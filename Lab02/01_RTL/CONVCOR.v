==> flow/design.v <==
module CONVCOR(	
	clk, 
	rst_n, 
	in_valid, 
	in_a,
	in_b,
	in_mode,	
	out_valid, 
	out
);
input              clk;
input              rst_n;
input              in_valid;
input 	[15:0]     in_a;
input 	[15:0]     in_b;
input 	           in_mode;
output  reg        out_valid;
output  reg [35:0] out;
reg signed [7:0] a_real, a_img, b_real, b_img;
reg signed [7:0] a0_real, a0_img, a1_real, a1_img, a2_real, a2_img, a3_real, a3_img, a4_real, a4_img;
reg signed [7:0] b0_real, b0_img, b1_real, b1_img, b2_real, b2_img;
reg signed [17:0] out_real, out_img;
reg mode, mode_chk;
reg a_chk, b_chk, a0_chk, a1_chk, a2_chk, a3_chk, a4_chk, b0_chk, b1_chk, b2_chk;
reg cal_valid, clear;
reg signed [35:0] out_tmp;
always @( posedge clk ) 
begin
	if (!rst_n) 
	begin
		out <= 0;
		out_valid <= 0;
		out_tmp <= 0;
		cal_valid <= 0;
		clear <= 0;
		mode <= 0;
		mode_chk <= 0;
		{a_real,a_img} <= 0;
		{b_real,b_img} <= 0;
		{out_real,out_img} <= 0;
		{a0_real,a0_img} <= 0;
		{a1_real,a1_img} <= 0;
		{a2_real,a2_img} <= 0;
		{a3_real,a3_img} <= 0;
		{a4_real,a4_img} <= 0;
		{b0_real,b0_img} <= 0;
		{b1_real,b1_img} <= 0;
		{b2_real,b2_img} <= 0;
		a_chk <= 0;
		b_chk <= 0;
		a0_chk <= 0;
		a1_chk <= 0;
		a2_chk <= 0;
		a3_chk <= 0;
		a4_chk <= 0;
		b0_chk <= 0;
		b1_chk <= 0;
		b2_chk <= 0;
	end
	else if (in_valid) 
	begin
		{a_real,a_img,a_chk} <= {in_a,1'b1};
		{b_real,b_img,b_chk} <= {in_b,1'b1};
	end
	else if (!cal_valid)
	begin
		out_valid <= 0;
		out <= 0;
	end
	else if (cal_valid)
	begin
		out <= {out_real,out_img};
		out_valid <= 1;
	end
	if (mode==1 && mode_chk==1)
	begin
		out_real <= out_real + ((a_real*b_real)-(a_img*-b_img));
		out_img <= out_img + ((a_real*-b_img)+(a_img*b_real));
		if (!in_valid)
		begin
			cal_valid <= 1;
			clear <= 1;
		end
	end
	else if (mode==0 && mode_chk==1)
	begin
		if (!(b2_chk))
		begin
			{a0_real,a0_img,a0_chk} <= {a_real,a_img,a_chk};
			{a1_real,a1_img,a1_chk} <= {a0_real,a0_img,a0_chk};
			{a2_real,a2_img,a2_chk} <= {a1_real,a1_img,a1_chk};
			{b0_real,b0_img,b0_chk} <= {b_real,b_img,b_chk};
			{b1_real,b1_img,b1_chk} <= {b0_real,b0_img,b0_chk};
			{b2_real,b2_img,b2_chk} <= {b1_real,b1_img,b1_chk};
		end
		else if (b2_chk)
		begin
			out_real <= ( ((a2_real*b2_real)-(a2_img*b2_img))+((a3_real*b1_real)-(a3_img*b1_img))+((a4_real*b0_real)-(a4_img*b0_img)) );
			out_img <= ( ((a2_img*b2_real)+(a2_real*b2_img))+((a3_img*b1_real)+(a3_real*b1_img))+((a4_img*b0_real)+(a4_real*b0_img)) );
			{a0_real,a0_img,a0_chk} <= 0;
			{a1_real,a1_img,a1_chk} <= {a0_real,a0_img,a0_chk};
			{a2_real,a2_img,a2_chk} <= {a1_real,a1_img,a1_chk};
			{a3_real,a3_img,a3_chk} <= {a2_real,a2_img,a2_chk};
			{a4_real,a4_img,a4_chk} <= {a3_real,a3_img,a3_chk};
			if (a2_chk||a3_chk||a4_chk) 
			begin
				cal_valid <= 1;
			end
			else 
			begin
				cal_valid <= 0;
				clear <= 1;
			end
		end 
	end
	if (in_mode) 
	begin
		mode <= 1;
		mode_chk <= 1;
	end
	else if (!in_mode)
	begin
		mode <= 0;
		mode_chk <= 1;
	end
	if (clear)
	begin
		cal_valid <= 0;
		mode <= 0;
		mode_chk <= 0;
		{a_real,a_img,a_chk} <= 0;
		{b_real,b_img,b_chk} <= 0;
		{a0_real,a0_img,a0_chk} <= 0;
		{a1_real,a1_img,a1_chk} <= 0;
		{a2_real,a2_img,a2_chk} <= 0;
		{a3_real,a3_img,a3_chk} <= 0;
		{a4_real,a4_img,a4_chk} <= 0;
		{b0_real,b0_img,b0_chk} <= 0;
		{b1_real,b1_img,b1_chk} <= 0;
		{b2_real,b2_img,b2_chk} <= 0;
		{out_real,out_img} <= 0;
		clear <= 0;
	end
end
endmodule
From RTL to reports: CONVCOR
What the tools print for CONVCOR, step after step.
Lines are those of the file above, counted from 1.
Library cell names are shortened.
{"block": "inputs", "design": "CONVCOR", "clock": "clk", "library": "sky130hd", "corner": "tt_025C_1v80"}

Word-level counts
Source: Yosys, flattened and elaborated, memories not mapped. Widths are those after wreduce. Registers that Yosys merges into a memory's read port (data or address) are not register bits. Print and check cells do not count. Equal cells are merged and count once.
{"block": "op_classes", "n_cmp": 0, "n_div": 0, "n_mul": 16, "shift": 0, "reduce_logical": 5, "n_mux": 113, "add_sub_neg": 15, "n_eq": 0, "logic": 2}
{"block": "ops", "operator": "multiplier 8 x 8 -> 16 bit", "count": 14}
{"block": "ops", "operator": "two-way mux 8 bit", "count": 60}
{"block": "ops", "operator": "multiplier 8 x 18 -> 18 bit", "count": 2}
{"block": "ops", "operator": "two-way mux 18 bit", "count": 8}
{"block": "ops", "operator": "adder 16 x 16 -> 17 bit", "count": 3}
{"block": "ops", "operator": "subtractor 16 x 16 -> 17 bit", "count": 3}
{"block": "ops", "operator": "two-way mux 1 bit", "count": 44}
{"block": "ops", "operator": "adder 17 x 17 -> 18 bit", "count": 2}
{"block": "ops", "operator": "adder 18 x 17 -> 18 bit", "count": 2}
{"block": "ops", "operator": "adder 18 bit", "count": 2}
{"block": "ops", "operator": "two-way mux 36 bit", "count": 1}
{"block": "ops", "operator": "subtractor 16 x 18 -> 18 bit", "count": 1}
{"block": "ops", "operator": "adder 18 x 16 -> 18 bit", "count": 1}
{"block": "ops", "operator": "negator 8 -> 18 bit", "count": 1}
{"block": "ops", "operator": "logical AND 1 bit", "count": 2}
{"block": "ops", "operator": "logical OR 1 bit", "count": 2}
{"block": "ops", "operator": "inverter 1 bit", "count": 2}
{"block": "ops", "operator": "OR reduction 2 bit", "count": 1}
{"block": "word_totals", "ramBits": 0, "reg_bits": 246, "in_bits": 36, "clocked_rd_ports_x_width": 0, "mem_count": 0, "rom_bits": 0, "word_cells": 188, "out_inout_bits": 37, "latch_bits": 0}

Longest topological paths
Depth = most cells in a row (Yosys ltp): at word level without a register or memory, in the mapped netlist without a sequential cell, where the memories' decode and read muxes count.
{"block": "logic_depth", "depth_word": 7, "abc_area": 0, "mapped_depth": 30, "mapped_depth_nobuf": 28}

Synthesis result
Source: synth_stat.txt of the flow (Yosys; design flattened, memories mapped). It holds for the ABC_AREA given above (unset counts as 0); a run with the other value may have another netlist.
The area totals of this step are shown rounded.
{"block": "types", "cell_type": "fa_1", "count": 1337, "type_area_um2": 2.68E+04}
{"block": "types", "cell_type": "inv_1", "count": 1432, "type_area_um2": 5.38E+03}
{"block": "types", "cell_type": "ha_1", "count": 424, "type_area_um2": 5.31E+03}
{"block": "types", "cell_type": "dfxtp_1", "count": 246, "type_area_um2": 4.92E+03}
{"block": "types", "cell_type": "and2_1", "count": 568, "type_area_um2": 3.55E+03}
{"block": "types", "cell_type": "nand2_1", "count": 521, "type_area_um2": 1.96E+03}
{"block": "types", "cell_type": "xnor2_1", "count": 122, "type_area_um2": 1.07E+03}
{"block": "types", "cell_type": "clkbuf_1", "count": 259, "type_area_um2": 972.182}
{"block": "types", "cell_type": "a21oi_1", "count": 142, "type_area_um2": 710.682}
{"block": "types", "cell_type": "nor2b_1", "count": 109, "type_area_um2": 681.904}
{"block": "types", "cell_type": "nand3_1", "count": 107, "type_area_um2": 535.514}
{"block": "types", "cell_type": "nor2_1", "count": 132, "type_area_um2": 495.475}
{"block": "types", "cell_type": "nand2b_1", "count": 73, "type_area_um2": 456.688}
{"block": "types", "cell_type": "mux2i_1", "count": 36, "type_area_um2": 360.346}
{"block": "types", "cell_type": "a22oi_1", "count": 45, "type_area_um2": 337.824}
{"block": "types", "cell_type": "a22o_1", "count": 37, "type_area_um2": 324.061}
{"block": "types", "cell_type": "xor2_1", "count": 30, "type_area_um2": 262.752}
{"block": "types", "cell_type": "a211oi_1", "count": 26, "type_area_um2": 195.187}
Not listed: further types 40, cells in them 181.
{"block": "mapped", "buffers": 272, "seqArea_mm2": 0.00492, "mapped_cells": 5827, "ffs": 246, "mapped_area_mm2": 0.0556}

Path before layout
Path of least setup slack by OpenSTA after synthesis, without wires, with an ideal clock, recovery checks aside; 20% of the period is set as input and as output delay. Where synthesis merged equal registers, the netlist keeps one of their names.
{"block": "synth_path", "path_kind": "register to register", "from": "register a3_real[7]", "to": "register out_real[17]", "launch_ns": 0.000, "t_arrival_ns": 7.379, "n_path_buf": 2, "t_required_ns": 8.309, "path_slack_ns": 0.931, "period_ns": 8.39, "path_delay_ns": 7.460, "setup_ns": 0.081, "stages": 27, "period_less_setup_slack_ns": 7.459}
"path_delay_ns" = arrival - input delay + setup time.
"stages": output pins that drive a net of the path, with the launching flip-flop's if there is one; two outputs of one cell count as two.
"period_less_setup_slack_ns" is the clock period less the worst setup slack; recovery checks do not enter. This is arithmetic on one report: input and output delays are still those of the set period (20% each).
Between the ends stands the longest chain of elaborated cells between them, by number of cells; it is not shown to be the way that was timed. Of several equally long chains one is given.
Each line given opens the expression or statement behind the cell; cells for indexed reads and writes are added by Yosys, which also makes memories of some case tables.
{"block": "synth_via", "cell_sequence": "dfxtp_1 -> clkbuf_1 -> clkbuf_1 -> nand2_1 -> inv_1 -> fa_1 -> fa_1 -> fa_1 -> inv_1 -> fa_1 -> inv_1 -> fa_1 -> fa_1 -> fa_1 -> fa_1 -> inv_1 -> fa_1 -> inv_1 -> ha_1 -> o21ai_1 -> a21oi_1 -> nand3_1 -> o2111ai_1 -> a21o_1 -> a21oi_1 -> or3_1 -> a41oi_1", "elab_chain_cells": 7, "cone_cells": 7, "lines_between": 4, "cone_classes": "add/sub: 3; mul: 1; mux: 3"}
{"block": "synth_lines", "element": "start: declaration", "line": 20, "source": "reg signed [7:0] a0_real, a0_img, a1_real, a1_img, a2_real, a2_img, a3_real, a3_img, a4_real, a4_img;"}
{"block": "synth_lines", "element": "multiplier 8 x 8 -> 16 bit", "line": 98, "source": "out_real <= ( ((a2_real*b2_real)-(a2_img*b2_img))+((a3_real*b1_real)-(a3_img*b1_img))+((a4_real*b0_real)-(a4_i ..."}
{"block": "synth_lines", "element": "subtractor 16 x 16 -> 17 bit", "line": 98}
{"block": "synth_lines", "element": "adder 17 x 17 -> 18 bit", "line": 98}
{"block": "synth_lines", "element": "adder 18 x 17 -> 18 bit", "line": 98}
{"block": "synth_lines", "element": "two-way mux 18 bit", "line": 87, "source": "if (!(b2_chk))"}
{"block": "synth_lines", "element": "two-way mux 18 bit", "line": 85, "source": "else if (mode==0 && mode_chk==1)"}
{"block": "synth_lines", "element": "two-way mux 18 bit", "line": 75, "source": "if (mode==1 && mode_chk==1)"}
{"block": "synth_lines", "element": "end: assignment", "line": 77, "source": "out_real <= out_real + ((a_real*b_real)-(a_img*-b_img));"}
{"block": "synth_lines", "element": "end: assignment", "line": 98}
{"block": "synth_lines", "element": "end: declaration", "line": 22, "source": "reg signed [17:0] out_real, out_img;"}

Timing after layout
Path of least setup slack in the final report of record 2 (OpenROAD, finished layout, wires in). Where an end is a register, its clock arrival counts in the times.
{"block": "layout_path", "path_kind": "register to register", "from": "register b2_real[1]", "to": "register out_real[17]", "setup_ns": 0.08, "path_slack_ns": 3.03, "stages": 26, "launch_ns": 0.63, "t_required_ns": 12.73, "period_ns": 12.2, "t_arrival_ns": 9.69, "n_path_buf": 0}
Between the ends stands the longest chain of elaborated cells between them, by number of cells; it is not shown to be the way that was timed. Of several equally long chains one is given.
{"block": "layout_via", "cell_sequence": "dfxtp_1 -> and2_1 -> fa_1 -> inv_1 -> fa_1 -> fa_1 -> inv_1 -> fa_1 -> inv_1 -> fa_1 -> fa_1 -> inv_1 -> fa_1 -> fa_1 -> inv_1 -> fa_1 -> inv_1 -> ha_1 -> a21oi_1 -> nand2_1 -> a21oi_1 -> o2111ai_1 -> a21o_1 -> a21oi_1 -> nand3_1 -> a41oi_1", "elab_chain_cells": 7, "cone_cells": 7, "lines_between": 4, "cone_classes": "add/sub: 3; mul: 1; mux: 3"}
{"block": "layout_lines", "element": "start: declaration", "line": 21, "source": "reg signed [7:0] b0_real, b0_img, b1_real, b1_img, b2_real, b2_img;"}
{"block": "layout_lines", "element": "multiplier 8 x 8 -> 16 bit", "line": 98, "source": "out_real <= ( ((a2_real*b2_real)-(a2_img*b2_img))+((a3_real*b1_real)-(a3_img*b1_img))+((a4_real*b0_real)-(a4_i ..."}
{"block": "layout_lines", "element": "subtractor 16 x 16 -> 17 bit", "line": 98}
{"block": "layout_lines", "element": "adder 17 x 17 -> 18 bit", "line": 98}
{"block": "layout_lines", "element": "adder 18 x 17 -> 18 bit", "line": 98}
{"block": "layout_lines", "element": "two-way mux 18 bit", "line": 87, "source": "if (!(b2_chk))"}
{"block": "layout_lines", "element": "two-way mux 18 bit", "line": 85, "source": "else if (mode==0 && mode_chk==1)"}
{"block": "layout_lines", "element": "two-way mux 18 bit", "line": 75, "source": "if (mode==1 && mode_chk==1)"}
{"block": "layout_lines", "element": "end: assignment", "line": 77, "source": "out_real <= out_real + ((a_real*b_real)-(a_img*-b_img));"}
{"block": "layout_lines", "element": "end: assignment", "line": 98}
{"block": "layout_lines", "element": "end: declaration", "line": 22, "source": "reg signed [17:0] out_real, out_img;"}

# Flow runs of CONVCOR

Measured data: module CONVCOR, platform sky130hd, 2 stored runs of the flow under differing settings, order arbitrary. Input and output delays are each 20% of the period that was set; the output load is 0.01 pF.
"achieved_period_ns" means the clock period less the worst setup slack. The figure is calculated, with input and output delays left at 20% of the set period.
"worst_path_ns" means the part of the period allowed to the worst setup path (the constraints hold back 20% at inputs and 20% at outputs) less its slack; where the path has registers, the arrival times of their clocks count too.
By "total_power_mw" is meant OpenSTA's value without simulated activity: inputs other than the clock are taken to toggle once in ten clock periods, and the tool carries that through the logic.
The measured numbers are rounded.

{"run": "record 1", "settings": { "period_ns": 10.2, "CORE_UTILIZATION": 64, "SETUP_SLACK_MARGIN": 0.52, "PLACE_DENSITY_LB_ADDON": 0.16, "CELL_PAD_IN_SITES_DETAIL_PLACEMENT": 2, "TNS_END_PERCENT": 5, "GPL_ROUTABILITY_DRIVEN": 0, "CTS_CLUSTER_DIAMETER": 303, "CAP_MARGIN": 5, "SLEW_MARGIN": 20, "CORE_MARGIN": 2 }, "outcome": "stopped before the end: placement reported a tool error"}
{"run": "record 2", "settings": { "period_ns": 12.2, "CORE_UTILIZATION": 15, "PLACE_DENSITY_LB_ADDON": 0.09, "CORE_ASPECT_RATIO": 0.68, "CORE_MARGIN": 5, "CELL_PAD_IN_SITES_GLOBAL_PLACEMENT": 1, "CELL_PAD_IN_SITES_DETAIL_PLACEMENT": 0, "CTS_CLUSTER_SIZE": 10, "MAX_ROUTING_LAYER": "met4", "CAP_MARGIN": 20, "SLEW_MARGIN": 20 }, "results": { "worst_path_ns": 9.17, "critical_path_kind": "register to register", "ws_setup_ns": 3.03, "synthesis_area_mm2": 0.0556, "worst_hold_slack_ns": 0.465, "die_mm2": 0.383, "total_power_mw": 9.99, "finalCellArea_mm2": 0.0641, "post_route_util_pct": 17.4, "achieved_period_ns": 9.165, "setupTns_ns": 0.000 }}
