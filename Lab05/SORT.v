==> flow/design.v <==
module SORT(
  clk,
  rst_n,
  in_valid1,
  in_valid2,
  in,
  mode,
  op,
  out_valid,
  out
);
input clk;
input rst_n;
input in_valid1;
input in_valid2;
input [4:0] in;
input mode;
input [1:0] op;
output reg out_valid;
output reg [4:0] out;
parameter get_in = 0;
parameter sorting = 1;
parameter show = 2;
reg mode_now;
reg [1:0] state, nstate;
reg [1:0] hold_op;
reg [3:0] count;
reg [3:0] queue;
reg [4:0] p1,p2,p3,p4,p5,p6,p7,p8,p9,p10;
always@(posedge clk or negedge rst_n)
begin
	if(!rst_n) state <= get_in;
	else state <= nstate;
end
always@(*)
begin
	case(state)
		get_in	: if (hold_op==2) nstate = sorting;
			  else nstate = get_in;
		sorting: if (count==9) nstate = show;
			  else nstate = sorting;
		show   : if (count==9) nstate = get_in;
			  else nstate = show;
		default: nstate = get_in;
	endcase
end
always@(posedge clk or negedge rst_n)
begin
	if (!rst_n) count <= 0;
	else if (count==9) count <= 0;
	else 
	begin
		case(state)
			get_in : count <= 0;
			default: count <= count + 1;
		endcase
	end
end
always@(posedge clk or negedge rst_n)
begin
	if (!rst_n) out <= 0;
	else if (state==show) out <= p1;
	else out <= 0;
end
always@(posedge clk or negedge rst_n)
begin
	if (!rst_n) out_valid <= 0;
	else if (state==show) out_valid <= 1;
	else out_valid <= 0;
end
always@(posedge clk or negedge rst_n)
begin
	if (!rst_n) hold_op <= 0;
	else if (state==show) hold_op <= 0;
	else if (in_valid1) hold_op <= op;
	else hold_op <= hold_op;
end
always@(posedge clk or negedge rst_n)
begin
	if (!rst_n) mode_now <= 0;
	else if (in_valid2) mode_now <= mode;
	else mode_now <= mode_now;
end
always@(posedge clk or negedge rst_n)
begin
	if (!rst_n) queue <= 0;
	else if (state==show) queue <= 0;
	else if (mode_now && in_valid1)
	begin
		case(op)
			1: queue <= queue + 1;
			0: queue <= queue - 1;
			default: queue <= queue;
		endcase
	end
	else queue <= queue;
end
always@(posedge clk or negedge rst_n)
begin
	if (!rst_n) 
	begin
		p1 <= 0;
		p2 <= 0;
		p3 <= 0;
		p4 <= 0;
		p5 <= 0;
		p6 <= 0;
		p7 <= 0;
		p8 <= 0;
		p9 <= 0;
		p10 <= 0;
	end
	else if (state==get_in)
	begin
		if (!mode_now)  
		begin
			if (in_valid1)
			begin
				case(op)
					1: begin
						p10 <= p9;
						p9 <= p8;
						p8 <= p7;
						p7 <= p6;
						p6 <= p5;
						p5 <= p4;
						p4 <= p3;
						p3 <= p2;
						p2 <= p1;
						p1 <= in;
					   end
					0: begin
						p10 <= 0;
						p9 <= p10;
						p8 <= p9;
						p7 <= p8;
						p6 <= p7;
						p5 <= p6;
						p4 <= p5;
						p3 <= p4;
						p2 <= p3;
						p1 <= p2;
					   end
					default: begin
							p1 <= p1;
							p2 <= p2;
							p3 <= p3;
							p4 <= p4;
							p5 <= p5;
							p6 <= p6;
							p7 <= p7;
							p8 <= p8;
							p9 <= p9;
							p10 <= p10;
						 end
				endcase
			end
			else
			begin
				p1 <= p1;
				p2 <= p2;
				p3 <= p3;
				p4 <= p4;
				p5 <= p5;
				p6 <= p6;
				p7 <= p7;
				p8 <= p8;
				p9 <= p9;
				p10 <= p10;
			end
		end
		else
		begin
			if (in_valid1)
			begin
				case(op)
					1: begin
						case(queue)
							0: p1 <= in;
							1: p2 <= in;
							2: p3 <= in;
							3: p4 <= in;
							4: p5 <= in;
							5: p6 <= in;
							6: p7 <= in;
							7: p8 <= in;
							8: p9 <= in;
							9: p10 <= in;
						endcase
					   end
					0: begin
						p1 <= p2;
						p2 <= p3;
						p3 <= p4;
						p4 <= p5;
						p5 <= p6;
						p6 <= p7;
						p7 <= p8;
						p8 <= p9;
						p9 <= p10;
						p10 <= 0;
					   end
					default: begin
							p1 <= p1;
							p2 <= p2;
							p3 <= p3;
							p4 <= p4;
							p5 <= p5;
							p6 <= p6;
							p7 <= p7;
							p8 <= p8;
							p9 <= p9;
							p10 <= p10;
						 end
				endcase
			end
			else
			begin
				p1 <= p1;
				p2 <= p2;
				p3 <= p3;
				p4 <= p4;
				p5 <= p5;
				p6 <= p6;
				p7 <= p7;
				p8 <= p8;
				p9 <= p9;
				p10 <= p10;
			end
		end
	end
	else if (state==sorting)
	begin
		if(!(count%2))
		begin
			if (p2 < p3)
			begin
				p2 <= p3;
				p3 <= p2;
			end
			else 
			begin
				p2 <= p2;
				p3 <= p3;
			end
			if (p4 < p5)
			begin
				p4 <= p5;
				p5 <= p4;
			end
			else
			begin
				p4 <= p4;
				p5 <= p5;
			end
			if (p6 < p7)
			begin
				p6 <= p7;
				p7 <= p6;
			end
			else 
			begin
				p6 <= p6;
				p7 <= p7;
			end
			if (p8 < p9)
			begin
				p8 <= p9;
				p9 <= p8;
			end
			else
			begin
				p8 <= p8;
				p9 <= p9;
			end
		end
		else
		begin
			if (p1 < p2)
			begin
				p1 <= p2;
				p2 <= p1;
			end
			else 
			begin
				p1 <= p1;
				p2 <= p2;
			end
			if (p3 < p4)
			begin
				p3 <= p4;
				p4 <= p3;
			end
			else 
			begin
				p3 <= p3;
				p4 <= p4;
			end
			if (p5 < p6)
			begin
				p5 <= p6;
				p6 <= p5;
			end
			else 
			begin
				p5 <= p5;
				p6 <= p6;
			end
			if (p7 < p8)
			begin
				p7 <= p8;
				p8 <= p7;
			end
			else 
			begin
				p7 <= p7;
				p8 <= p8;
			end
			if (p9 < p10)
			begin
				p9 <= p10;
				p10 <= p9;
			end
			else
			begin
				p9 <= p9;
				p10 <= p10;
			end
		end
	end
	else if (state==show)
	begin
		p1 <= p2;
		p2 <= p3;
		p3 <= p4;
		p4 <= p5;
		p5 <= p6;
		p6 <= p7;
		p7 <= p8;
		p8 <= p9;
		p9 <= p10;
		p10 <= 0;
	end
	else 
	begin
		p1 <= p1;
		p2 <= p2;
		p3 <= p3;
		p4 <= p4;
		p5 <= p5;
		p6 <= p6;
		p7 <= p7;
		p8 <= p8;
		p9 <= p9;
		p10 <= p10;
	end
end
endmodule
* Tool chain data of SORT
The steps from the RTL of SORT to its reports follow in flow order.
Lines are those of the file above, counted from 1.
The mark -- stands for no value.
- Top :: SORT
- Clock port :: clk
- Cell library :: sky130hd
- Corner :: tt_025C_1v80

* Word level
Yosys after proc, flatten, opt, wreduce and memory -nomap, before mapping. Memory bits, and registers merged into a memory's read port (data or address), are not among the register bits. Print and check cells are not counted. Equal cells are merged and count once.
- Add/subtract/negate cells :: 3
- Magnitude comparators :: 9
- Equality and inequality tests :: 38
- Mux-type cells :: 131
- Reductions and logical operators :: 20
** Operator list (number)
- 5-bit 2-to-1 mux :: 99
- 5-bit case mux with 2-bit select :: 20
- 6-bit AND reduction :: 10
- 5-bit < comparator :: 9
- 4-bit != test with constant B :: 10
- 4-bit by 3-bit != test with 1-bit output with constant B :: 9
- 32-bit zero test :: 1
- 4-bit by 3-bit == test with 1-bit output with constant B :: 4
- 4-bit 2-to-1 mux :: 4
- 4-bit == test with constant B :: 3
- 3-bit by 2-bit != test with 1-bit output with constant B :: 3
- 4-bit by 1-bit adder with 4-bit output with constant B :: 2
- 4-bit by 2-bit == test with 1-bit output with constant B :: 2
- 4-bit case mux with 2-bit select :: 1
- 2-bit 2-to-1 mux :: 4
- 3-bit nonzero test :: 2
- 2-bit case mux with 3-bit select :: 1
- 2-bit by 1-bit == test with 1-bit output with constant B :: 2
- 2-bit == test with constant B :: 2
- 2-bit zero test :: 2
- 2-bit nonzero test :: 2
- 4-bit by 1-bit subtractor with 4-bit output with constant B :: 1
- 4-bit by 1-bit == test with 1-bit output with constant B :: 1
- 4-bit zero test :: 1
- 3-bit != test with constant B :: 1
- 2-bit != test with constant B :: 1
- 2-bit AND reduction :: 1
- 1-bit 2-to-1 mux :: 2
- 1-bit logical AND :: 1
- Bits in registers :: 69
- Input bits :: 12
- Output and inout bits :: 6
- Elaborated cells :: 218

* Logic depth
Depth = most cells in a row (Yosys ltp): at word level without a register or memory, in the mapped netlist without a sequential cell, where the memories' decode and read muxes count.
- Word-level depth :: 6
- ABC_AREA :: 0
- Gate-level depth with buffers :: 8
- Gate-level depth less buffers :: 8

* Netlist
Yosys stat after the flow's synthesis: flattened, memories mapped to cells. It holds for the ABC_AREA given above (unset counts as 0); a run with the other value may have another netlist.
** Cell types
- sky130_fd_sc_hd__dfrtp_1 :: number 69, area in all 1.73E+03 µm²
- sky130_fd_sc_hd__ha_1 :: number 42, area in all 525.504 µm²
- sky130_fd_sc_hd__mux2i_1 :: number 32, area in all 320.307 µm²
- sky130_fd_sc_hd__a21oi_1 :: number 60, area in all 300.288 µm²
- sky130_fd_sc_hd__mux2_2 :: number 16, area in all 180.173 µm²
- sky130_fd_sc_hd__inv_1 :: number 44, area in all 165.158 µm²
- sky130_fd_sc_hd__mux2_4 :: number 10, area in all 150.144 µm²
- sky130_fd_sc_hd__a221oi_1 :: number 16, area in all 140.134 µm²
- sky130_fd_sc_hd__nor2_1 :: number 37, area in all 138.883 µm²
- sky130_fd_sc_hd__nand2_1 :: number 29, area in all 108.854 µm²
- sky130_fd_sc_hd__nor3b_1 :: number 12, area in all 90.086 µm²
- sky130_fd_sc_hd__o21ai_0 :: number 16, area in all 80.077 µm²
- sky130_fd_sc_hd__a32oi_1 :: number 9, area in all 78.826 µm²
- sky130_fd_sc_hd__a211oi_1 :: number 10, area in all 75.072 µm²
- sky130_fd_sc_hd__nor3_1 :: number 15, area in all 75.072 µm²
- sky130_fd_sc_hd__clkbuf_1 :: number 16, area in all 60.058 µm²
- sky130_fd_sc_hd__nor2b_1 :: number 9, area in all 56.304 µm²
- sky130_fd_sc_hd__a21o_1 :: number 7, area in all 52.55 µm²
Other cell types: 41; their cells: 90.
- Cells in the netlist :: 539
- Synthesis area :: 5104.9 µm²
- Area of sequential cells :: 1752.9 µm²
- Mapped flip-flops :: 70
- Buffers :: 26

* Timing after synthesis
Source: OpenSTA report_checks on the synthesized netlist (no wires, ideal clock, input and output delay 20% of the period each), path of least setup slack; recovery checks are left aside. Register names are those of the netlist, which keeps one name where synthesis merged equal registers.
- Path kind :: reg-to-reg
- From :: register p8[4]
- To :: register p7[0]
- Clock period :: 2.45 ns
- Library setup time :: 0.125 ns
- Launch time at the first pin :: 0.000 ns
- Arrival :: 1.948 ns
- Required time :: 2.325 ns
- Slack :: 0.377 ns
- Delay of the path :: 2.073 ns
- Stages :: 9
- Buffers on the path :: 0
- Period reached after synthesis :: 2.073 ns
"delay of the path" = arrival - input delay + setup time.
"stages" counts driving pins, that of a launching flip-flop among them; a cell with two outputs on the path counts twice.
"period reached after synthesis" is the clock period less the worst setup slack; recovery checks do not enter. This is arithmetic on one report: input and output delays are still those of the set period (20% each).
The rows between start and end are the longest chain of elaborated cells between them; the timing report does not say that the signal goes this way. Where chains are equally long, one stands for them.
A line is the first line of the expression or statement that the cell stems from. Yosys adds cells for indexed reads and writes and turns some case tables into memories.
A register here has more assigning lines than the two given.
- Cell sequence :: sky130_fd_sc_hd__dfrtp_1 -> sky130_fd_sc_hd__inv_1 -> sky130_fd_sc_hd__ha_1 -> sky130_fd_sc_hd__a221o_1 -> sky130_fd_sc_hd__a31oi_1 -> sky130_fd_sc_hd__o21bai_1 -> sky130_fd_sc_hd__a21oi_2 -> sky130_fd_sc_hd__nand3_2 -> sky130_fd_sc_hd__mux2_4
- Cells in the longest elaborated chain :: 5
- Elaborated cells between the ends (all ways) :: 7
- Source lines of those cells :: 4
- Classes of those cells :: 1 x compare; 1 x eq/ne; 4 x mux; 1 x reduce/logical
** Ends and longest elaborated chain, after synthesis
- from (decl) :: RTL line 29 : reg [4:0] p1,p2,p3,p4,p5,p6,p7,p8,p9,p10;
- from (assign) :: RTL line 123 : p8 <= p7;
- from (assign) :: RTL line 135 : p8 <= p9;
- 5-bit < comparator :: RTL line 309 : if (p7 < p8)
- 5-bit 2-to-1 mux :: RTL line 309
- 5-bit 2-to-1 mux :: RTL line 234 : if(!(count%2))
- 5-bit 2-to-1 mux :: RTL line 232 : else if (state==sorting)
- 5-bit 2-to-1 mux :: RTL line 113 : else if (state==get_in)
- to (assign) :: RTL line 124 : p7 <= p6;
- to (assign) :: RTL line 136 : p7 <= p8;
- to (decl) :: RTL line 29

* Worst path after layout
From the final timing report of run 1: the path of least setup slack in the routed layout; clock arrival at registers is part of the times.
- Path kind :: reg-to-reg
- From :: register p7[4]
- To :: register p8[1]
- Clock period :: 1.64 ns
- Library setup time :: 0.11 ns
- Launch time at the first pin :: 0.36 ns
- Arrival :: 2.42 ns
- Required time :: 1.89 ns
- Slack :: -0.52 ns
- Stages :: 8
- Buffers on the path :: 0
The rows between start and end are the longest chain of elaborated cells between them; the timing report does not say that the signal goes this way. Where chains are equally long, one stands for them.
A register here has more assigning lines than the two given.
- Cell sequence :: sky130_fd_sc_hd__dfrtp_2 -> sky130_fd_sc_hd__ha_4 -> sky130_fd_sc_hd__a221o_1 -> sky130_fd_sc_hd__a31oi_1 -> sky130_fd_sc_hd__o21bai_1 -> sky130_fd_sc_hd__a21oi_2 -> sky130_fd_sc_hd__nand3_4 -> sky130_fd_sc_hd__mux2_4
- Cells in the longest elaborated chain :: 5
- Elaborated cells between the ends (all ways) :: 7
- Source lines of those cells :: 4
- Classes of those cells :: 1 x compare; 1 x eq/ne; 4 x mux; 1 x reduce/logical
** Ends and longest elaborated chain, after layout
- from (decl) :: RTL line 29 : reg [4:0] p1,p2,p3,p4,p5,p6,p7,p8,p9,p10;
- from (assign) :: RTL line 124 : p7 <= p6;
- from (assign) :: RTL line 136 : p7 <= p8;
- 5-bit < comparator :: RTL line 309 : if (p7 < p8)
- 5-bit 2-to-1 mux :: RTL line 309
- 5-bit 2-to-1 mux :: RTL line 234 : if(!(count%2))
- 5-bit 2-to-1 mux :: RTL line 232 : else if (state==sorting)
- 5-bit 2-to-1 mux :: RTL line 113 : else if (state==get_in)
- to (assign) :: RTL line 123 : p8 <= p7;
- to (assign) :: RTL line 135 : p8 <= p9;
- to (decl) :: RTL line 29

Add stored flow runs of SORT

2 stored runs of SORT in the flow (synthesis by Yosys, layout by OpenROAD, sky130hd cells), in arbitrary order. Constraints: input delay and output delay 20% of the set period each, output load 0.01 pF.
"period achieved" is the run's clock period less its worst setup slack. It is reckoned from that one timing run; input and output delays stay at 20% of the period that was set.
"worst path time" = time allowed to the worst setup path (clock period - input delay - output delay, where it has them) - its slack; a late launch clock adds to it, a late capture clock takes from it.
By "power consumption" is meant OpenSTA's value without simulated activity: inputs other than the clock are taken to toggle once in ten clock periods, and the tool carries that through the logic.

* Run 1
** Files
==> flow/run.sh <==
#!/bin/bash
# the make line also repeats the synthesis and layout settings of config.mk as NAME=value (left out here)
make -C /OpenROAD-flow-scripts/flow DESIGN_CONFIG=/design/flow/config.mk WORK_HOME=/design/flow/orfs CLKGATE_MAP_FILE= finish
==> flow/config.mk <==
export PLATFORM = sky130hd
export DESIGN_NAME = SORT
export DESIGN_NICKNAME = SORT
export VERILOG_FILES = /design/flow/design.v
export SDC_FILE = /design/flow/constraint.sdc
export NUM_CORES = 4
export LEC_CHECK = 0
export CAP_MARGIN = 25
export CORE_MARGIN = 2
export CORE_UTILIZATION = 48
export CTS_CLUSTER_SIZE = 33
export GPL_ROUTABILITY_DRIVEN = 1
export HOLD_SLACK_MARGIN = 0.22
export MIN_ROUTING_LAYER = met1
export PLACE_DENSITY = 0.88
export SLEW_MARGIN = 10
==> flow/constraint.sdc <==
create_clock -name core_clock -period 1.64 [get_ports {clk}]
set_input_delay 0.3280 -clock core_clock [delete_from_list [all_inputs] [get_ports {clk}]]
set_output_delay 0.3280 -clock core_clock [all_outputs]
set_load 0.01 [all_outputs]
** Results
- Period achieved :: 2.163 ns
- Worst slack on setup checks :: -0.523 ns
- Power consumption :: 0.004357 W
- Post-route utilization :: 74.5 %
- Std-cell area (final layout) :: 7686.1 µm²
- Netlist area reported by Yosys :: 5104.9 µm²
- Worst path time :: 2.16 ns
- Type of the worst setup path :: reg-to-reg
- Total die area :: 11475.8 µm²
- Final setup TNS :: -20.053 ns

* Run 2
** Files
==> flow/run.sh <==
#!/bin/bash
# the make line also repeats the synthesis and layout settings of config.mk as NAME=value (left out here)
make -C /OpenROAD-flow-scripts/flow DESIGN_CONFIG=/design/flow/config.mk WORK_HOME=/design/flow/orfs CLKGATE_MAP_FILE= finish
==> flow/config.mk <==
export PLATFORM = sky130hd
export DESIGN_NAME = SORT
export DESIGN_NICKNAME = SORT
export VERILOG_FILES = /design/flow/design.v
export SDC_FILE = /design/flow/constraint.sdc
export NUM_CORES = 4
export LEC_CHECK = 0
export ABC_AREA = 1
export CAP_MARGIN = 0
export CELL_PAD_IN_SITES_DETAIL_PLACEMENT = 0
export CORE_ASPECT_RATIO = 0.91
export CORE_MARGIN = 2
export CORE_UTILIZATION = 46
export CTS_CLUSTER_DIAMETER = 292
export CTS_CLUSTER_SIZE = 80
export GPL_ROUTABILITY_DRIVEN = 0
export MAX_ROUTING_LAYER = met4
export PLACE_DENSITY_LB_ADDON = 0.01
export SLEW_MARGIN = 20
==> flow/constraint.sdc <==
create_clock -name core_clock -period 2.67 [get_ports {clk}]
set_input_delay 0.5340 -clock core_clock [delete_from_list [all_inputs] [get_ports {clk}]]
set_output_delay 0.5340 -clock core_clock [all_outputs]
set_load 0.01 [all_outputs]
** Results
- Period achieved :: 2.172 ns
- Worst slack on setup checks :: 0.498 ns
- Power consumption :: 0.00298 W
- Post-route utilization :: 54.7 %
- Std-cell area (final layout) :: 6253.5 µm²
- Netlist area reported by Yosys :: 5469.0 µm²
- Worst path time :: 2.17 ns
- Type of the worst setup path :: reg-to-reg
- Total die area :: 12778.2 µm²
- Final setup TNS :: 0.000 ns
